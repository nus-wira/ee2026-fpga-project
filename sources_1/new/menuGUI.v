==> flow/design.v <==
`timescale 1ns / 1ps
module menuGUI(
    input clk, btnU, btnD, sw0,
    input [6:0] x, y,
    output reg [15:0] oled_data, 
    output reg [2:0] state
    );
    wire menuLength;
    wire [6:0] menuX;
    wire v, o, l, u, e, b, a, a1, r, w, Wa, Wa1, Wa2, Wv, We, E;
    wire p, p1, g, t, t1, Te, Te1, Tr, s, arrow1, arrow2, arrow3, arrow4;
    wire menu, volbar, pingpong, wave, tetris;
    wire boxwidth, box1, box2, box3, box4;
    wire [15:0] menudisp [4:0];
    assign menuLength = (y >= 3 && y <= 16);
    assign menuX[0] = (x == 26 || x == 27);
    assign menuX[1] = (x == 38 || x == 39);
    assign menuX[2] = (x == 42 || x == 43);
    assign menuX[3] = (x == 52 || x == 53);
    assign menuX[4] = (x == 60 || x == 61);
    assign menuX[5] = (x == 64 || x == 65);
    assign menuX[6] = (x == 70 || x == 71);
    assign E = (x >= 44 && x <= 49);
    assign v = (y >= 22 && y <= 26);
    assign o = (y >= 23 && y <= 27);
    assign l = (y >= 22 && y <= 28);
    assign u = (y >= 22 && y <= 27);
    assign e = (x >= 40 && x <= 42);
    assign b = (x >= 47 && x <= 49);
    assign a = (y >= 25 && y <= 28);
    assign a1 = (x >= 52 && x <= 54);
    assign r = (x == 58 || x == 59 || x == 60);
    assign p = (y >= 32 && y <= 38);
    assign p1 = (x == 13 || x == 14);
    assign g = (y == 32 || y == 38);
    assign w = (y >= 42 && y <= 47);
    assign Wa = (y >= 45 && y <= 48);
    assign Wa1 = (x >= 21 && x <= 23);
    assign Wa2 = (y >= 42 && y <= 48);
    assign Wv = (y >= 42 && y <= 46);
    assign We = (x >= 33 && x <= 35);
    assign t = (x >= 12 && x <= 16);
    assign t1 = (y >= 52 && y <= 58);
    assign Te = (x >= 18 && x <= 21);
    assign Te1 = (x >= 23 && x <= 27);
    assign Tr = (x == 29 || x == 30 || x == 31);
    assign s = (x >= 36 && x <= 39);
    assign arrow1 = (((y >= 23 && y <= 27) && x == 3) || (x == 4 && (y == 23 || y == 27))  || (x == 5 && (y == 24 || y == 26)) || (x == 6 && y == 25));
    assign arrow2 = (((y >= 33 && y <= 37) && x == 3) || (x == 4 && (y == 33 || y == 37))  || (x == 5 && (y == 34 || y == 36)) || (x == 6 && y == 35));
    assign arrow3 = (((y >= 43 && y <= 47) && x == 3) || (x == 4 && (y == 43 || y == 47))  || (x == 5 && (y == 44 || y == 46)) || (x == 6 && y == 45));
    assign arrow4 = (((y >= 53 && y <= 57) && x == 3) || (x == 4 && (y == 53 || y == 57))  || (x == 5 && (y == 54 || y == 56)) || (x == 6 && y == 55));
    assign menu = ((menuX[4:0] && menuLength)  
            || ((x == 28 && (y == 5 || y == 6)) || (x == 29 && (y == 6 || y == 7)) || (x == 30 && (y == 7 || y == 8)) || (x == 31 && (y == 8 || y == 9)) || ((x == 32 || x == 33) && (y == 9 || y == 10)))
            || (x == 34 && (y == 8 || y == 9)) || (x == 35 && (y == 7 || y == 8)) || (x == 36 && (y == 6 || y == 7)) || (x == 37 && (y == 5 || y == 6))  
            || (E && (y == 3 || y == 4 || y == 9 || y == 10 || y == 15 || y == 16))  
            || ((x == 53 && (y == 6 || y == 7)) || (x == 54 && (y == 7 || y == 8)) || (x == 55 && (y == 8 || y == 9)) || (x == 56 && (y == 9 || y == 10)) || (x == 57 && (y == 10 || y == 11)) || (x == 58 && (y == 11 || y == 12)))  
            || ((menuX[6:5] && (y >= 3 && y <= 14)) || ((x >= 66 && x <= 69) && (y == 15 || y == 16))));  
    assign volbar = ((v && (x == 12 || x == 16)) || (x == 13 && y == 27) || (x == 14 && y == 28) || (x == 15 && y == 27)  
                || (o && (x == 18 || x == 22) || ((y == 22 || y == 28) && (x == 19 || x == 20 || x == 21)))  
                || ((l && x == 24) || ((x == 25 || x == 26 || x == 27) && y == 28))  
                || ((u && (x == 29 || x == 32)) || ((x == 30 || x == 31) && y == 28))  
                || ((l && (x == 34 || x == 38)) || (y == 23 && (x == 35 || x == 37)) || (y == 24 && x == 36))  
                || ((l && x == 40) || (e && (y == 22 || y == 25 || y == 28)))  
                || ((l && x == 47) || (b && (y == 22 || y == 25 || y == 28)) || (x == 50 && (y == 23 || y == 24 || y == 26 || y == 27)))  
                || ((x == 56 && l) || (x == 52 && a) || (a1 && y == 26) || (x == 55 && y == 22) || (x == 54 && y == 23) || (x == 53 && y == 24))  
                || ((x == 58 && l) || ((y == 25 || y == 22) && r) || ((y == 23 || y == 24) && x == 61) || (x == 60 && y == 26) || (x == 61 && y == 27) || (x == 62 && y == 28)));  
    assign pingpong = ((p && x == 12) || (p1 && (y == 32 || y == 35)) || ((y == 33 || y == 34) && x == 15)  
                       || (x == 17 && p)  
                       || (((x == 19 || x == 23) && p) || (y == 34 && x == 20) || (y == 35 && x == 21) || (y == 36 && x == 22))  
                       || ((x == 25 && (y >= 33 && y <= 37)) || (g && (x == 26 || x == 27)) || ((y == 33 || y == 37) && x == 28) || (x == 29 && (y == 37 || y == 38)))  
                       || ((x == 33 && p) || ((x == 34 || x == 35) && (y == 32 || y ==35)) || ((y == 33 || y == 34) && x == 36))  
                       || (((x == 38 || x == 42) && (y >= 33 && y <= 37)) || ((x >= 39 && x <= 41) && (y == 32 || y == 38)))  
                       || (((x == 44 || x == 48) && p) || (y == 34 && x == 45) || (y == 35 && x == 46) || (y == 36 && x == 47))  
                       || ((x == 50 && (y >= 33 && y <= 37)) || (g && (x == 51 || x == 52)) || ((y == 33 || y == 37) && x == 53) || (x == 54 && (y == 37 || y == 38))));  
    assign wave = ((w && (x == 12 || x == 15 || x == 18)) || ((x == 13 || x == 14 || x == 16 || x == 17) && y == 48)  
                    || ((x == 24 && Wa2) || (x == 20 && Wa) || (Wa1 && y == 45) || (x == 23 && y == 42) || (x == 22 && y == 43) || (x == 21 && y == 44))  
                    || ((Wv && (x == 26 || x == 30)) || (x == 27 && y == 47) || (x == 28 && y == 48) || (x == 29 && y == 47))  
                    || (Wa2 && x == 32) || (We && (y == 42 || y == 45 || y == 48)));  
    assign tetris = (((t && y == 52) || (t1 && x == 14))  
                    || (((t1 && x == 18) || (Te && (y == 52 || y == 55 || y == 58))))    
                    || (((x >= 23 && x <= 27) && y == 52) || (t1 && x == 25))  
                    || ((x == 29 && t1) || ((y == 55 || y == 52) && Tr) || ((y == 53 || y == 54) && x == 31) || (x == 30 && y == 56) || (x == 31 && y == 57) || (x == 32 && y == 58)) 
                    || (x == 34 && t1) 
                    || (((y == 52 || y == 55 || y == 58) && s) || ((y == 53 || y == 54) && x == 36)) || ((y == 56 || y == 57) && x == 39));  
    assign boxwidth = (x >= 0 && x <= 95);
    assign box1 = (y >= 21 && y <= 29) && boxwidth && ~volbar && ~arrow1;
    assign box2 = (y >= 31 && y <= 39) && boxwidth && ~pingpong && ~arrow2;
    assign box3 = (y >= 41 && y <= 49) && boxwidth && ~wave && ~arrow3;
    assign box4 = (y >= 51 && y <= 59) && boxwidth && ~tetris && ~arrow4;
    assign menudisp[0] = (menu || volbar || pingpong || wave || tetris);
    assign menudisp[1] = (menu || pingpong || wave || tetris || box1);
    assign menudisp[2] = (menu || volbar || wave || tetris || box2); 
    assign menudisp[3] = (menu || volbar || pingpong || tetris || box3); 
    assign menudisp[4] = (menu || volbar || pingpong || wave || box4); 
    always @ (posedge clk) begin
       state <= btnU && state != 0 ? state - 1 : btnD && state != 4 ? state + 1 : state;
    end
    always @ (*) begin
        if(sw0)
           oled_data = menudisp[state] ? 16'b0 : ~16'b0;
        else
           oled_data = menudisp[state] ? ~16'b0 : 16'b0; 
    end 
endmodule
Tool chain data of menuGUI
Tool output for the design above, in the order of the flow.
Line numbers count from 1 in the design file above.
Operators: Yosys type, input widths -> output width; for muxes data width and select width s.
{ "design": {"top": "menuGUI", "clk_port": "clk", "lib": "sky130hd", "pvt_corner": "tt_025C_1v80"} }

Word-level counts
Yosys after proc, flatten, opt, wreduce and memory -nomap, before mapping. Memory bits, and registers merged into a memory's read port (data or address), are not among the register bits. Print and check cells are not counted. Equal cells are merged and count once.
{ "word_totals": {"ff_bits": 3, "in_bits": 18} }
{ "op_classes": {"n_logic": 8, "n_addsub": 2, "n_eq": 102, "reduce_logical": 367, "n_mux": 8, "compare": 56} }
{ "op_table": {"columns": ["operator", "count"], "rows": [
  ["$eq 7x6->1 const B", 50],
  ["$logic_or 1x1->1", 195],
  ["$eq 7x5->1 const B", 24],
  ["$logic_and 1x1->1", 165],
  ["$ge 7x6->1 const B", 16],
  ["$le 7x6->1 const B", 16],
  ["$pmux 16 s5", 1],
  ["$mux 16", 5],
  ["$eq 7x4->1 const B", 10],
  ["$le 7x5->1 const B", 9],
  ["$ge 7x5->1 const B", 8],
  ["$eq 7x3->1 const B", 7],
  ["$reduce_bool 16->1", 2],
  ["$eq 7x7->1 const B", 4],
  ["$eq 7x2->1 const B", 2],
  ["$le 7x7->1 const B", 2],
  ["$not 1->1", 8],
  ["$ge 7x1->1 const B", 1],
  ["$ge 7x2->1 const B", 1],
  ["$ge 7x4->1 const B", 1],
  ["$le 7x4->1 const B", 1],
  ["$ge 7x7->1 const B", 1],
  ["$eq 3x2->1 const B", 2],
  ["$mux 3", 2],
  ["$logic_and 5x1->1", 1],
  ["$add 3x1->3 const B", 1],
  ["$sub 3x1->3 const B", 1],
  ["$eq 3x1->1 const B", 1]
]} }
Not listed: further kinds 6, cells in them 6.

Logic depth
Longest topological path by Yosys (ltp), each cell counted once; first at word level (registers and memories cut), then after technology mapping (sequential cells cut; the memories' decode and read muxes count).
{ "logic_depth": {"ltp_word": 24, "abc_area": 0, "depth_mapped": 13, "mapped_depth_nobuf": 10} }

Synthesis result
The flow's flattened synthesis, as Yosys stat reports it; memories are mapped. The netlist is that of the ABC_AREA named above (0 if unset); the other value can give another one.
{ "mapped": {"seqArea_um2": 90.1, "area_um2": 3220.6, "cells": 461, "ffs": 3} }
{ "types": {"columns": ["cell", "count"], "rows": [
  ["sky130_fd_sc_hd__buf_4", 27],
  ["sky130_fd_sc_hd__nor2_1", 36],
  ["sky130_fd_sc_hd__buf_2", 25],
  ["sky130_fd_sc_hd__nand2_1", 33],
  ["sky130_fd_sc_hd__o21ai_0", 22],
  ["sky130_fd_sc_hd__nand2b_1", 15],
  ["sky130_fd_sc_hd__a21oi_1", 18],
  ["sky130_fd_sc_hd__edfxtp_1", 3],
  ["sky130_fd_sc_hd__nand3_1", 18],
  ["sky130_fd_sc_hd__nand4_1", 13],
  ["sky130_fd_sc_hd__buf_6", 7],
  ["sky130_fd_sc_hd__ha_1", 6],
  ["sky130_fd_sc_hd__nor2b_1", 12],
  ["sky130_fd_sc_hd__nor3_1", 15],
  ["sky130_fd_sc_hd__o211ai_1", 9],
  ["sky130_fd_sc_hd__xnor2_1", 7],
  ["sky130_fd_sc_hd__o22ai_1", 9],
  ["sky130_fd_sc_hd__a2111oi_4", 2]
]} }
Not listed: further types 68, cells in them 184.

Path before layout
Source: OpenSTA report_checks on the synthesized netlist (no wires, ideal clock, input and output delay 20% of the period each), path of least setup slack; recovery checks are left aside. Register names are those of the netlist, which keeps one name where synthesis merged equal registers.
{ "synth_path": {"path_kind": "input-to-output", "start": "input x[0]", "end": "output oled_data[10]", "path_slack_ns": -0.189, "stages": 12, "in_delay_ns": 0.766, "path_delay_ns": 2.487, "t_arrival_ns": 3.253, "tclk_ns": 3.83, "synth_period_reached_ns": 4.019} }
"path_delay_ns" = arrival - input delay + setup time.
A path that ends at an output port has no setup time.
"stages" counts driving pins, that of a launching flip-flop among them; a cell with two outputs on the path counts twice.
"synth_period_reached_ns" is the clock period less the worst setup slack; recovery checks do not enter. This is arithmetic on one report: input and output delays are still those of the set period (20% each).
Between the ends stands the longest chain of elaborated cells between them, by number of cells; it is not shown to be the way that was timed. Of several equally long chains one is given.
Each line given opens the expression or statement behind the cell; cells for indexed reads and writes are added by Yosys, which also makes memories of some case tables.
{ "synth_via": {"cell_sequence": "sky130_fd_sc_hd__buf_6 -> sky130_fd_sc_hd__or4b_1 -> sky130_fd_sc_hd__buf_6 -> sky130_fd_sc_hd__a2111oi_4 -> sky130_fd_sc_hd__a41oi_2 -> sky130_fd_sc_hd__o2111ai_2 -> sky130_fd_sc_hd__nor3_2 -> sky130_fd_sc_hd__and4_1 -> sky130_fd_sc_hd__a31oi_1 -> sky130_fd_sc_hd__a2111o_1 -> sky130_fd_sc_hd__and4_1 -> sky130_fd_sc_hd__buf_4", "elab_chain_len": 23} }
{ "synth_rtl": {"columns": ["element", "line", "text"], "rows": [
  ["start, declared", 4, "input [6:0] x, y,"],
  ["$eq 7x5->1", 53, "|| ((x == 28 && (y == 5 || y == 6)) || (x == 29 && (y == 6 || y == 7)) || (x == 30 && (y == 7 || y == 8)) || ( ..."],
  ["$logic_and 1x1->1", 53, null],
  ["$logic_or 1x1->1 (4 in a row)", 53, null],
  ["$logic_or 1x1->1 (8 in a row)", 52, "assign menu = ((menuX[4:0] && menuLength)"],
  ["$logic_or 1x1->1 (4 in a row)", 94, "assign menudisp[4] = (menu || volbar || pingpong || wave || box4);"],
  ["$pmux 16 s5", 102, "oled_data = menudisp[state] ? ~16'b0 : 16'b0;"],
  ["$mux 16", 99, "if(sw0)"],
  ["$reduce_bool 16->1", 102, null],
  ["$mux 16", 102, null],
  ["$mux 16", 99, null],
  ["end, declared", 5, "output reg [15:0] oled_data,"]
]} }
Nets of the timed path that keep an RTL name, with a line that drives or declares them; the list need not be complete.
{ "synth_nets": {"columns": ["net", "line"], "rows": [
  ["oled_data[0]", 99]
]} }

Timing after layout
From the final timing report of entry A: the path of least setup slack in the routed layout; clock arrival at registers is part of the times.
{ "layout_path": {"path_kind": "input-to-output", "start": "input y[2]", "end": "output oled_data[12]", "t_arrival_ns": 3.93, "in_delay_ns": 0.87, "tclk_ns": 4.34, "stages": 14, "path_slack_ns": -0.46} }
Between the ends stands the longest chain of elaborated cells between them, by number of cells; it is not shown to be the way that was timed. Of several equally long chains one is given.
{ "layout_via": {"cell_sequence": "sky130_fd_sc_hd__buf_2 -> sky130_fd_sc_hd__clkbuf_1 -> sky130_fd_sc_hd__nand3_1 -> sky130_fd_sc_hd__and3_1 -> sky130_fd_sc_hd__o21ai_0 -> sky130_fd_sc_hd__o211ai_1 -> sky130_fd_sc_hd__a211oi_4 -> sky130_fd_sc_hd__buf_4 -> sky130_fd_sc_hd__nand4_1 -> sky130_fd_sc_hd__a31oi_1 -> sky130_fd_sc_hd__a2111o_1 -> sky130_fd_sc_hd__and4_4 -> sky130_fd_sc_hd__buf_6 -> sky130_fd_sc_hd__buf_6", "elab_chain_len": 24} }
{ "layout_rtl": {"columns": ["element", "line", "text"], "rows": [
  ["start, declared", 4, "input [6:0] x, y,"],
  ["$eq 7x3->1", 53, "|| ((x == 28 && (y == 5 || y == 6)) || (x == 29 && (y == 6 || y == 7)) || (x == 30 && (y == 7 || y == 8)) || ( ..."],
  ["$logic_or 1x1->1", 53, null],
  ["$logic_and 1x1->1", 53, null],
  ["$logic_or 1x1->1 (4 in a row)", 53, null],
  ["$logic_or 1x1->1 (8 in a row)", 52, "assign menu = ((menuX[4:0] && menuLength)"],
  ["$logic_or 1x1->1 (4 in a row)", 94, "assign menudisp[4] = (menu || volbar || pingpong || wave || box4);"],
  ["$pmux 16 s5", 102, "oled_data = menudisp[state] ? ~16'b0 : 16'b0;"],
  ["$mux 16", 99, "if(sw0)"],
  ["$reduce_bool 16->1", 102, null],
  ["$mux 16", 102, null],
  ["$mux 16", 99, null],
  ["end, declared", 5, "output reg [15:0] oled_data,"]
]} }

Flow measurements of menuGUI on sky130hd: 2 stored runs with different settings, listed in no order. Input and output delays are each 20% of the period that was set; the output load is 0.01 pF.
By "clock period achieved" is meant the clock period of the run minus its worst setup slack. This is arithmetic on one report: input and output delays are still those of the set period (20% each).
"time on the worst setup path": the worst setup path's part of the clock period (all of it between registers, 20% less for each end at a port) less its slack. A launch clock that arrives late makes it longer, a capture clock that arrives late makes it shorter.
"total design power" is the tool's figure for a default switching activity; nothing was simulated.

==> entry A: settings <==
{ "period_ns": 4.34, "CORE_UTILIZATION": 61, "HOLD_SLACK_MARGIN": 0.23, "CORE_ASPECT_RATIO": 0.76, "TNS_END_PERCENT": 10, "GPL_TIMING_DRIVEN": 0, "CAP_MARGIN": 25, "SLEW_MARGIN": 35, "CORE_MARGIN": 2 }
==> entry A: results <==
cell area after synthesis: 3220.6 um2
die area: 5882.6 um2
standard-cell area of the final layout: 4420.5 um2
utilization after layout: 0.853
lowest setup slack: -0.460 ns
post-route setup TNS: -6.952 ns
smallest hold slack: 0.684 ns
total design power: 1185 µW
clock period achieved: 4.800 ns
time on the worst setup path: 3.06 ns
worst path kind: input-to-output

==> entry B: settings <==
{ "period_ns": 6.59, "CORE_UTILIZATION": 62, "PLACE_DENSITY_LB_ADDON": 0.29, "CORE_MARGIN": 3, "GPL_TIMING_DRIVEN": 1, "GPL_ROUTABILITY_DRIVEN": 1, "CAP_MARGIN": 10, "MIN_ROUTING_LAYER": "met2", "MAX_ROUTING_LAYER": "met5", "SLEW_MARGIN": 20 }
==> entry B: results <==
incomplete, routing halted on GRT-0116
