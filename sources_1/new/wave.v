==> flow/design.v <==
`timescale 1ns / 1ps
module wave(
    input sw, freeze,
    input clk,
    input [11:0] mic_in,
    input [6:0] x, y,
    output [15:0] oled_data
    );
    reg [11:0] mic_data [96-1:0];
    integer i;
    initial begin
        for (i = 0; i < 96; i = i+1) begin
            mic_data[i] = 0;
        end
    end
    wire [5:0] num;  
    reg [6:0] countx = 0;  
    always @ (posedge clk) begin
        countx <= countx == 96 - 1 ? 0 : countx + 1;
        mic_data[countx] <= freeze ? mic_data[countx] : countx < 96 - 1 ? mic_data[countx+1] : mic_in;
    end
    wave_pos w0(sw, mic_data[x], y, oled_data);
endmodule
`timescale 1ns / 1ps
module wave_pos(
    input sw,
    input [11:0] mic_data,
    input [6:0] y,
    output [15:0] oled_data    
    );
    localparam barRange = 21;
    localparam greRange = 10;
    localparam yelRange = 20;
    wire [6:0] yreflect;
    reg [5:0] num, transnum;  
    reg ygre, yyel, yred;
    assign yreflect = 64 - 1 - y;
    always @ (*) begin
        if (sw) begin
            num = (mic_data[11] ? mic_data[10:5] : 0);
            if (yreflect < num) begin
                ygre = (num >= 1 && num <= barRange);
                yyel = (num >= 1+barRange && num <= 2*barRange);
                yred = (num >= 1+2*barRange);
            end else begin
                ygre = 0;
                yyel = 0;
                yred = 0;
            end
        end else begin
            num = mic_data[11:6];
            transnum = num > 64/2 ? num : 64 - num;  
            if (yreflect < transnum && yreflect > 64 - transnum) begin
                ygre = (transnum <= 64/2 + greRange && transnum >= 64/2 - greRange);
                yyel = !ygre && (transnum <= 64/2 + yelRange && transnum >= 64/2 - yelRange);
                yred = !yyel && (transnum > 64/2 + yelRange && transnum < 64/2 - yelRange);
            end else begin
                ygre = 0;
                yyel = 0;
                yred = 0;
            end
        end
    end
    assign oled_data = ygre ? 16'b00000_111111_00000 : yyel ? 16'b11111_111111_00000 : yred ? 16'b11111_000000_00000 :
                       sw && !num && !yreflect || 
                       !sw && num == 64/2 && yreflect == 64/2 ? ~16'b0 : 16'b0;
endmodule
==> From RTL to reports: wave <==
What the tools print for wave, step after step.
Line numbers count from 1 in the design file above.
Operators carry their Yosys type and port widths (W data, S select, Z words).
Library cell names are shortened.
{ "design": {"top": "wave", "clock_port": "clk", "cell_library": "sky130hd", "pvt_corner": "tt_025C_1v80"} }

==> Elaborated design <==
Yosys after proc, flatten, opt, wreduce and memory -nomap, before mapping. Enables and synchronous resets that opt folds into registers are not counted as muxes. Memory bits, and registers merged into a memory's read port (data or address), are not among the register bits. Print and check cells are not counted. Equal cells are merged and count once.
Memory sizes are those after Yosys's memory passes, which may raise the word count (mostly to a power of two), join words into wider ones and drop unused or constant bits.
{ "word_totals": {"regBits": 7, "word_cells": 62, "ramBits": 1152, "out_inout_bits": 16, "n_memories": 1} }
{ "op_classes": {"n_eq": 4, "reduce_logical": 18, "muxes": 18, "cmp": 16, "n_addsub": 4} }
{ "mem_list": {"columns": ["name", "size", "word_bits", "read_ports", "wr", "line_no", "text"], "rows": [
  ["mic_data", 96, 12, 2, 1, 9, "reg [11:0] mic_data [96-1:0];"]
]} }
{ "op_table": {"columns": ["operator", "count"], "rows": [
  ["$mux W16", 4],
  ["$gt A7 B32 Y1", 1],
  ["$mux W12", 2],
  ["$le A6 B6 Y1 const B", 3],
  ["$mux W6", 3],
  ["$lt A7 B6 Y1", 2],
  ["$logic_and A1 B1 Y1", 12],
  ["$ge A6 B5 Y1 const B", 2],
  ["$gt A6 B6 Y1 const B", 2],
  ["$mux W1", 9],
  ["$sub A7 B6 Y8 const A", 1],
  ["$sub A6 B7 Y7 const A", 1],
  ["$add A7 B1 Y7 const B", 1],
  ["$eq A7 B6 Y1 const B", 1],
  ["$lt A7 B7 Y1 const B", 1],
  ["$eq A7 B7 Y1 const B", 1],
  ["$logic_not A7 Y1", 1],
  ["$sub A1 B6 Y6 const A", 1],
  ["$ge A6 B1 Y1 const B", 1],
  ["$ge A6 B4 Y1 const B", 1],
  ["$lt A6 B4 Y1 const B", 1],
  ["$le A6 B5 Y1 const B", 1],
  ["$ge A6 B6 Y1 const B", 1],
  ["$eq A6 B6 Y1 const B", 1],
  ["$logic_not A6 Y1", 1],
  ["$logic_not A1 Y1", 3],
  ["$ne A1 B1 Y1 const B", 1],
  ["$logic_or A1 B1 Y1", 1]
]} }

==> Logic depth <==
Longest topological path by Yosys (ltp), each cell counted once; first at word level (registers and memories cut), then after technology mapping (sequential cells cut; the memories' decode and read muxes count).
{ "depth": {"word_depth": 13, "ABC_AREA": 0, "depth_mapped": 27, "ltp_nobuf": 22} }

==> Synthesis result <==
Source: synth_stat.txt of the flow (Yosys; design flattened, memories mapped). It holds for the ABC_AREA given above (unset counts as 0); a run with the other value may have another netlist.
{ "synth_totals": {"mapped_area_um2": 33220.6, "ffs": 679, "buf_cells": 140, "mapped_cells": 1761, "seqArea_um2": 20319.5} }
{ "types": {"columns": ["cell_type", "count"], "rows": [
  ["edfxtp_1", 672],
  ["mux4_2", 372],
  ["mux2i_1", 76],
  ["nor2_1", 128],
  ["ha_1", 19],
  ["buf_4", 31],
  ["clkbuf_1", 56],
  ["a22oi_1", 22],
  ["nor2b_1", 26],
  ["nand2_1", 42],
  ["a21oi_1", 29],
  ["dfxtp_1", 7],
  ["buf_6", 12],
  ["nand3_1", 24],
  ["buf_2", 23],
  ["nand3b_1", 13],
  ["mux2_2", 8],
  ["xnor2_1", 10]
]} }
Not listed: further types 55, cells in them 191.
The figures by module come from a second, unflattened synthesis with its own total; it is not the netlist above.
{ "hier_totals": {"cells_unflattened": 3446, "hier_area_um2": 55090.3} }
Each row is one instance without its submodules.
{ "by_module": {"columns": ["mod", "cells", "n_inst", "mod_seq_area_um2", "mod_area_um2"], "rows": [
  ["wave", 3300, 1, 34733.3, 54000.5],
  ["wave_pos", 146, 1, 0.0, 1089.8]
]} }

==> Timing after synthesis <==
OpenSTA on the mapped netlist: ideal clock, no wires. The path of least setup slack (recovery checks aside). Input and output delay are each 20% of the period. Register names are those of the netlist, which keeps one name where synthesis merged equal registers.
{ "synth_path": {"kind": "in2reg", "from": "in freeze", "to": "mem mic_data[0][11]", "arrival_ns": 7.938, "slack_ns": 0.453, "input_delay_ns": 1.868, "required_time_ns": 8.391, "launch_ns": 1.868, "setup_ns": 0.949, "path_stages": 11, "delay_ns": 7.019, "period_ns": 9.34, "path_buffers": 4, "synth_period_reached_ns": 8.887} }
"delay_ns" is the arrival time less input delay plus setup time.
"path_stages": output pins that drive a net of the path, with the launching flip-flop's if there is one; two outputs of one cell count as two.
"synth_period_reached_ns" = period - worst setup slack (recovery checks aside). The figure is calculated, with input and output delays left at 20% of the set period.
The rows between start and end are the longest chain of elaborated cells between them; the timing report does not say that the signal goes this way. Where chains are equally long, one stands for them.
Each line given opens the expression or statement behind the cell; cells for indexed reads and writes are added by Yosys, which also makes memories of some case tables.
Ways into the end's enable are left out, as the timed path ends at the data pin.
{ "synth_between": {"path_cell_list": "clkbuf_1 mux2i_1 clkbuf_1 clkbuf_1 clkbuf_1 mux4_2 mux4_2 mux2i_1 nor2_1 a21oi_1 o21ai_0", "elab_chain_len": 1, "cone_cells": 1, "classes_between": "mux: 1"} }
{ "synth_lines": {"columns": ["item", "line_no", "text"], "rows": [
  ["start: declaration", 3, "input sw, freeze,"],
  ["$mux W12", 20, "mic_data[countx] <= freeze ? mic_data[countx] : countx < 96 - 1 ? mic_data[countx+1] : mic_in;"],
  ["end: declaration", 9, "reg [11:0] mic_data [96-1:0];"]
]} }

==> Path in the finished layout <==
From the final timing report of job 1: the path of least setup slack in the routed layout; clock arrival at registers is part of the times.
{ "layout_path": {"kind": "in2out", "from": "in x[2]", "to": "out oled_data[14]", "required_time_ns": 7.44, "output_delay_ns": 1.86, "launch_ns": 1.86, "arrival_ns": 7.05, "path_stages": 30, "input_delay_ns": 1.86, "path_buffers": 11, "period_ns": 9.3, "slack_ns": 0.39} }
The rows between start and end are the longest chain of elaborated cells between them; the timing report does not say that the signal goes this way. Where chains are equally long, one stands for them.
A memory read counts as a cell of the chain, while the word-level depth stops at memories.
{ "layout_between": {"path_cell_list": "buf_2 buf_12 buf_16 buf_16 buf_4 mux4_2 o221ai_1 o21ai_2 a32oi_2 o221a_2 buf_6 a41oi_2 o22a_2 xnor2_2 ha_1 nor2b_1 o21a_1 o21a_1 o21a_1 o21ai_1 nand2b_1 a21oi_2 nor3_2 nand3b_1 buf_6 a32oi_4 buf_6 buf_4 buf_4 buf_2", "elab_chain_len": 14, "cone_cells": 51, "classes_between": "add/sub: 2; compare: 15; eq/ne: 1; mux: 16; reduce/logical: 16; memory: 1"} }
{ "layout_lines": {"columns": ["item", "line_no", "text"], "rows": [
  ["start: declaration", 6, "input [6:0] x, y,"],
  ["$mem_v2 Z96 W12", 9, "reg [11:0] mic_data [96-1:0];"],
  ["$sub A1 B6 Y6", 52, "transnum = num > 64/2 ? num : 64 - num;"],
  ["$mux W6", 52, null],
  ["$le A6 B6 Y1", 54, "ygre = (transnum <= 64/2 + greRange && transnum >= 64/2 - greRange);"],
  ["$logic_and A1 B1 Y1", 54, null],
  ["$logic_not A1 Y1", 55, "yyel = !ygre && (transnum <= 64/2 + yelRange && transnum >= 64/2 - yelRange);"],
  ["$logic_and A1 B1 Y1", 55, null],
  ["$logic_not A1 Y1", 56, "yred = !yyel && (transnum > 64/2 + yelRange && transnum < 64/2 - yelRange);"],
  ["$logic_and A1 B1 Y1", 56, null],
  ["$mux W1", 53, "if (yreflect < transnum && yreflect > 64 - transnum) begin"],
  ["$mux W1", 39, "if (sw) begin"],
  ["$mux W16 x3", 64, "assign oled_data = ygre ? 16'b00000_111111_00000 : yyel ? 16'b11111_111111_00000 : yred ? 16'b11111_000000_000 ..."],
  ["end: declaration", 7, "output [15:0] oled_data"]
]} }

Add stored flow runs of wave

Measured results for wave: 2 stored runs of the Yosys and OpenROAD flow on sky130hd. The settings differ; the order carries no meaning. The constraints put input and output delay at 20% of the set period each and load the outputs with 0.01 pF.
"period_reached_ns": clock period set for the run, less the worst setup slack. It is reckoned from that one timing run; input and output delays stay at 20% of the period that was set.
"timing.worst_path_ns" = time allowed to the worst setup path (clock period - input delay - output delay, where it has them) - its slack; a late launch clock adds to it, a late capture clock takes from it.
"final_power_mw" rests on the timing tool's default activity at the inputs, not on a simulated workload.

Job 1
==> flow/run.sh <==
#!/bin/bash
# the make line also repeats the synthesis and layout settings of config.mk as NAME=value (left out here)
make -C /OpenROAD-flow-scripts/flow DESIGN_CONFIG=/design/flow/config.mk WORK_HOME=/design/flow/orfs CLKGATE_MAP_FILE= finish
==> flow/config.mk <==
export PLATFORM = sky130hd
export DESIGN_NAME = wave
export DESIGN_NICKNAME = wave
export VERILOG_FILES = /design/flow/design.v
export SDC_FILE = /design/flow/constraint.sdc
export NUM_CORES = 4
export LEC_CHECK = 0
export ABC_AREA = 0
export CAP_MARGIN = 25
export CELL_PAD_IN_SITES_GLOBAL_PLACEMENT = 0
export CORE_ASPECT_RATIO = 1.31
export CORE_MARGIN = 2
export CORE_UTILIZATION = 21
export GPL_TIMING_DRIVEN = 0
export HOLD_SLACK_MARGIN = 0.18
export PLACE_DENSITY_LB_ADDON = 0.19
export SETUP_SLACK_MARGIN = 0.47
export SLEW_MARGIN = 20
==> flow/constraint.sdc <==
create_clock -name core_clock -period 9.3 [get_ports {clk}]
set_input_delay 1.8600 -clock core_clock [delete_from_list [all_inputs] [get_ports {clk}]]
set_output_delay 1.8600 -clock core_clock [all_outputs]
set_load 0.01 [all_outputs]

==> results of job 1, as JSON <==
{
  "final_power_mw": 6.899,
  "synthesis_area_um2": 33220.6,
  "final_cell_area_um2": 42096.6,
  "period_reached_ns": 8.908,
  "timing.worst_path_ns": 5.19,
  "critical_path_type": "in2out",
  "finish.utilization_frac": 0.267,
  "design.die.area_um2": 161419.0,
  "worstSetupSlack_ns": 0.392
}

Job 2
==> flow/run.sh <==
#!/bin/bash
# the make line also repeats the synthesis and layout settings of config.mk as NAME=value (left out here)
make -C /OpenROAD-flow-scripts/flow DESIGN_CONFIG=/design/flow/config.mk WORK_HOME=/design/flow/orfs CLKGATE_MAP_FILE= finish
==> flow/config.mk <==
export PLATFORM = sky130hd
export DESIGN_NAME = wave
export DESIGN_NICKNAME = wave
export VERILOG_FILES = /design/flow/design.v
export SDC_FILE = /design/flow/constraint.sdc
export NUM_CORES = 4
export LEC_CHECK = 0
export ABC_AREA = 0
export CAP_MARGIN = 20
export CORE_MARGIN = 2
export CORE_UTILIZATION = 28
export CTS_CLUSTER_SIZE = 52
export GPL_ROUTABILITY_DRIVEN = 0
export GPL_TIMING_DRIVEN = 1
export PLACE_DENSITY = 0.69
export SETUP_SLACK_MARGIN = 3.22
export SLEW_MARGIN = 20
==> flow/constraint.sdc <==
create_clock -name core_clock -period 11.3 [get_ports {clk}]
set_input_delay 2.2600 -clock core_clock [delete_from_list [all_inputs] [get_ports {clk}]]
set_output_delay 2.2600 -clock core_clock [all_outputs]
set_load 0.01 [all_outputs]

==> results of job 2, as JSON <==
{
  "synthesis_area_um2": 33220.6,
  "worstSetupSlack_ns": 1.924,
  "timing.worst_path_ns": 4.86,
  "critical_path_type": "in2out",
  "final_cell_area_um2": 38725.9,
  "design.die.area_um2": 121417.0,
  "finish.utilization_frac": 0.328,
  "period_reached_ns": 9.376,
  "final_power_mw": 5.385
}
